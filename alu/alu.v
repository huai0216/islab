==> flow/design.v <==
module alu(alu_out, accum, data, opcode, zero, clk, reset);
input 		clk, reset;
input 	[7:0] 	accum, data;
input 	[2:0] 	opcode;
output  reg [7:0] alu_out;
output  reg	zero;
always@(posedge clk)
begin
	if(reset == 1'b1)
		alu_out = 8'b0000_0000;
	else
		case(opcode)
		default: alu_out <= 8'b0000_0000;
		3'b000 : alu_out <= accum;
		3'b001 : alu_out <= accum + data;
		3'b010 : alu_out <= accum - data;
		3'b011 : alu_out <= accum & data;
		3'b100 : alu_out <= accum ^ data;
		3'b101 : alu_out <= ~(accum) + 1;
		3'b110 : alu_out <= (accum) * 8'b0000_0101 + (accum)/ 8'b0000_1000;
		3'b111 :if(accum >= 8'b00100000)
				alu_out <= data;
			  else
				alu_out <= ~(data); 	
		endcase
end
always@(*)
begin
	if(accum == 8'b0000_0000)
		zero = 1'b1;
	else
		zero = 1'b0;
end
endmodule
# Reports on alu
# Tool output for the design above, in the order of the flow.
# Line numbers count from 1 in the design file above.
# Operators carry their Yosys type and port widths (W data, S select, Z words).
# Library cell names are shortened.
design:
  design: "alu"
  clock_port: "clk"
  library: "sky130hd"
  corner: "tt_025C_1v80"

# Word level
# Counts by Yosys on the flattened word-level netlist (proc, flatten, opt, wreduce; memories kept). Register bits leave out memories and registers merged into their read ports (data or address); mux counts leave out enables and synchronous resets folded into registers. Print and check cells are left out. Cells with the same type and inputs are merged into one.
classes:
  reduce_logical: 2
  mux: 3
  add_sub_neg: 4
  cmp: 1
  mul: 1
  equal: 7
  n_logic: 4
op_table:
  columns: ["op", "n"]
  rows:
  - ["$pmux W8 S8", 1]
  - ["$mul A8 B3 Y8 const B", 1]
  - ["$not A8 Y8", 2]
  - ["$eq A3 B3 Y1 const B", 4]
  - ["$add A8 B1 Y8 const B", 1]
  - ["$add A8 B5 Y8", 1]
  - ["$ge A8 B6 Y1 const B", 1]
  - ["$add A8 B8 Y8", 1]
  - ["$sub A8 B8 Y8", 1]
  - ["$and A8 B8 Y8", 1]
  - ["$xor A8 B8 Y8", 1]
  - ["$logic_not A8 Y1", 1]
  - ["$mux W8", 1]
  - ["$eq A3 B2 Y1 const B", 2]
  - ["$eq A3 B1 Y1 const B", 1]
  - ["$logic_not A3 Y1", 1]
  - ["$mux W1", 1]
word_totals:
  output_inout_bits: 9
  in_bits: 21
  ff_bits: 8

# Longest topological paths
# Depth = most cells in a row (Yosys ltp): at word level without a register or memory, in the mapped netlist without a sequential cell, where the memories' decode and read muxes count.
logic_depth:
  word_depth: 3
  ABC_AREA: 0
  ltp_mapped: 11
  mapped_depth_nobuf: 11

# Mapped cells and area
# Yosys stat after the flow's synthesis: flattened, memories mapped to cells. It holds for the ABC_AREA given above (unset counts as 0); a run with the other value may have another netlist.
by_type:
  columns: ["cell", "n", "area_total_um2"]
  rows:
  - ["ha_1", 33, 412.896]
  - ["xnor2_1", 22, 192.685]
  - ["dfxtp_1", 8, 160.154]
  - ["nor2_1", 34, 127.622]
  - ["fa_1", 4, 80.077]
  - ["a21oi_1", 13, 65.062]
  - ["xor2_1", 7, 61.309]
  - ["inv_1", 16, 60.058]
  - ["nand2b_1", 8, 50.048]
  - ["nand2_1", 12, 45.043]
  - ["nor3_1", 8, 40.038]
  - ["a31oi_1", 6, 37.536]
  - ["nor2b_1", 6, 37.536]
  - ["a311oi_1", 4, 35.034]
  - ["o21ai_0", 7, 35.034]
  - ["a222oi_1", 3, 30.029]
  - ["nand3b_1", 4, 30.029]
  - ["o21a_1", 4, 30.029]
# Other cell types: 29; their cells: 47.
mapped:
  area_um2: 1889.3
  ffs: 8
  seqArea_um2: 160.2
  cell_count: 246

# Path before layout
# Source: OpenSTA report_checks on the synthesized netlist (no wires, ideal clock, input and output delay 20% of the period each), path of least setup slack; recovery checks are left aside. Register names are those of the netlist, which keeps one name where synthesis merged equal registers.
synth_timing:
  path_kind: "input-to-reg"
  startpoint: "input opcode[0]"
  endpoint: "register alu_out[2]"
  t_required_ns: 3.878
  arrival_time_ns: 3.104
  input_delay_ns: 0.798
  path_stages: 9
  launch_ns: 0.798
  slack_ns: 0.774
  clock_period_ns: 3.99
  path_buffers: 1
  delay_ns: 2.418
  synth_period_reached_ns: 3.216
# "delay_ns" = arrival - input delay + setup time.
# "path_stages": output pins that drive a net of the path, with the launching flip-flop's if there is one; two outputs of one cell count as two.
# "synth_period_reached_ns" is the clock period less the worst setup slack; recovery checks do not enter. This is arithmetic on one report: input and output delays are still those of the set period (20% each).
# Between the ends stands the longest chain of elaborated cells between them, by number of cells; it is not shown to be the way that was timed. Of several equally long chains one is given.
# A line is the first line of the expression or statement that the cell stems from. Yosys adds cells for indexed reads and writes and turns some case tables into memories.
# A register here has more assigning lines than the two given.
synth_between:
  cell_sequence: "clkbuf_1 nor3b_2 mux2_2 fa_1 nor2b_1 or3_1 a31oi_1 nor2_1 a2111oi_1"
  elab_chain_cells: 2
  cone_cells: 9
  classes_between: "eq/ne: 7; mux: 1; reduce/logical: 1"
synth_rtl:
  columns: ["element", "line_no", "rtl"]
  rows:
  - ["from (decl)", 4, "input [2:0] opcode;"]
  - ["$eq A3 B3 Y1", 12, "case(opcode)"]
  - ["$pmux W8 S8", 12, null]
  - ["to (assign)", 14, "3'b000 : alu_out <= accum;"]
  - ["to (assign)", 15, "3'b001 : alu_out <= accum + data;"]
  - ["to (decl)", 5, "output  reg [7:0] alu_out;"]

# Timing after layout
# From the final timing report of flow run 2: the path of least setup slack in the routed layout; clock arrival at registers is part of the times.
layout_timing:
  path_kind: "input-to-output"
  startpoint: "input accum[2]"
  endpoint: "output zero"
  slack_ns: 1.08
  clock_period_ns: 4.78
  output_delay_ns: 0.96
  input_delay_ns: 0.96
  path_buffers: 2
  t_required_ns: 3.82
  launch_ns: 0.96
  arrival_time_ns: 2.74
  path_stages: 4
# Between the ends stands the longest chain of elaborated cells between them, by number of cells; it is not shown to be the way that was timed. Of several equally long chains one is given.
layout_between:
  cell_sequence: "clkdlybuf4s50_1 nor3_1 and3_1 clkdlybuf4s50_1"
  elab_chain_cells: 2
  cone_cells: 2
  classes_between: "mux: 1; reduce/logical: 1"
layout_rtl:
  columns: ["element", "line_no", "rtl"]
  rows:
  - ["from (decl)", 3, "input [7:0] accum, data;"]
  - ["$logic_not A8 Y1", 29, "if(accum == 8'b0000_0000)"]
  - ["$mux W1", 29, null]
  - ["to (decl)", 6, "output reg zero;"]

# Measured results for alu: 2 stored runs of the Yosys and OpenROAD flow on sky130hd. The settings differ; the order carries no meaning. The constraints put input and output delay at 20% of the set period each and load the outputs with 0.01 pF.
# By "period_less_ws_ns" is meant the clock period of the run minus its worst setup slack. This is arithmetic on one report: input and output delays are still those of the set period (20% each).
runs:
  - name: "flow run 1"
    settings:
      period_ns: 3.14
      CORE_UTILIZATION: 60
      SETUP_SLACK_MARGIN: 0.43
      PLACE_DENSITY_LB_ADDON: 0.08
      CORE_ASPECT_RATIO: 0.51
      CORE_MARGIN: 6
      CELL_PAD_IN_SITES_DETAIL_PLACEMENT: 1
      TNS_END_PERCENT: 65
      ABC_AREA: 1
      GPL_ROUTABILITY_DRIVEN: 0
      SLEW_MARGIN: 30
      MAX_ROUTING_LAYER: "met5"
      CAP_MARGIN: 20
    outcome: "incomplete, placement halted on DPL-0033"
  - name: "flow run 2"
    settings:
      period_ns: 4.78
      CORE_UTILIZATION: 56
      SETUP_SLACK_MARGIN: 0.8
      PLACE_DENSITY_LB_ADDON: 0.11
      CORE_ASPECT_RATIO: 1.3
      CORE_MARGIN: 9
      TNS_END_PERCENT: 55
      GPL_ROUTABILITY_DRIVEN: 1
      CTS_CLUSTER_DIAMETER: 347
      MAX_ROUTING_LAYER: "met4"
      CAP_MARGIN: 20
      SLEW_MARGIN: 20
    results:
      final_cell_area_um2: 2269.7
      hold_worst_slack_ns: 1.487
      design_die_area_um2: 5806.9
      tns_ns: 0.000
      synth_area_um2: 1889.3
      period_less_ws_ns: 3.697
      setup_ws_ns: 1.083
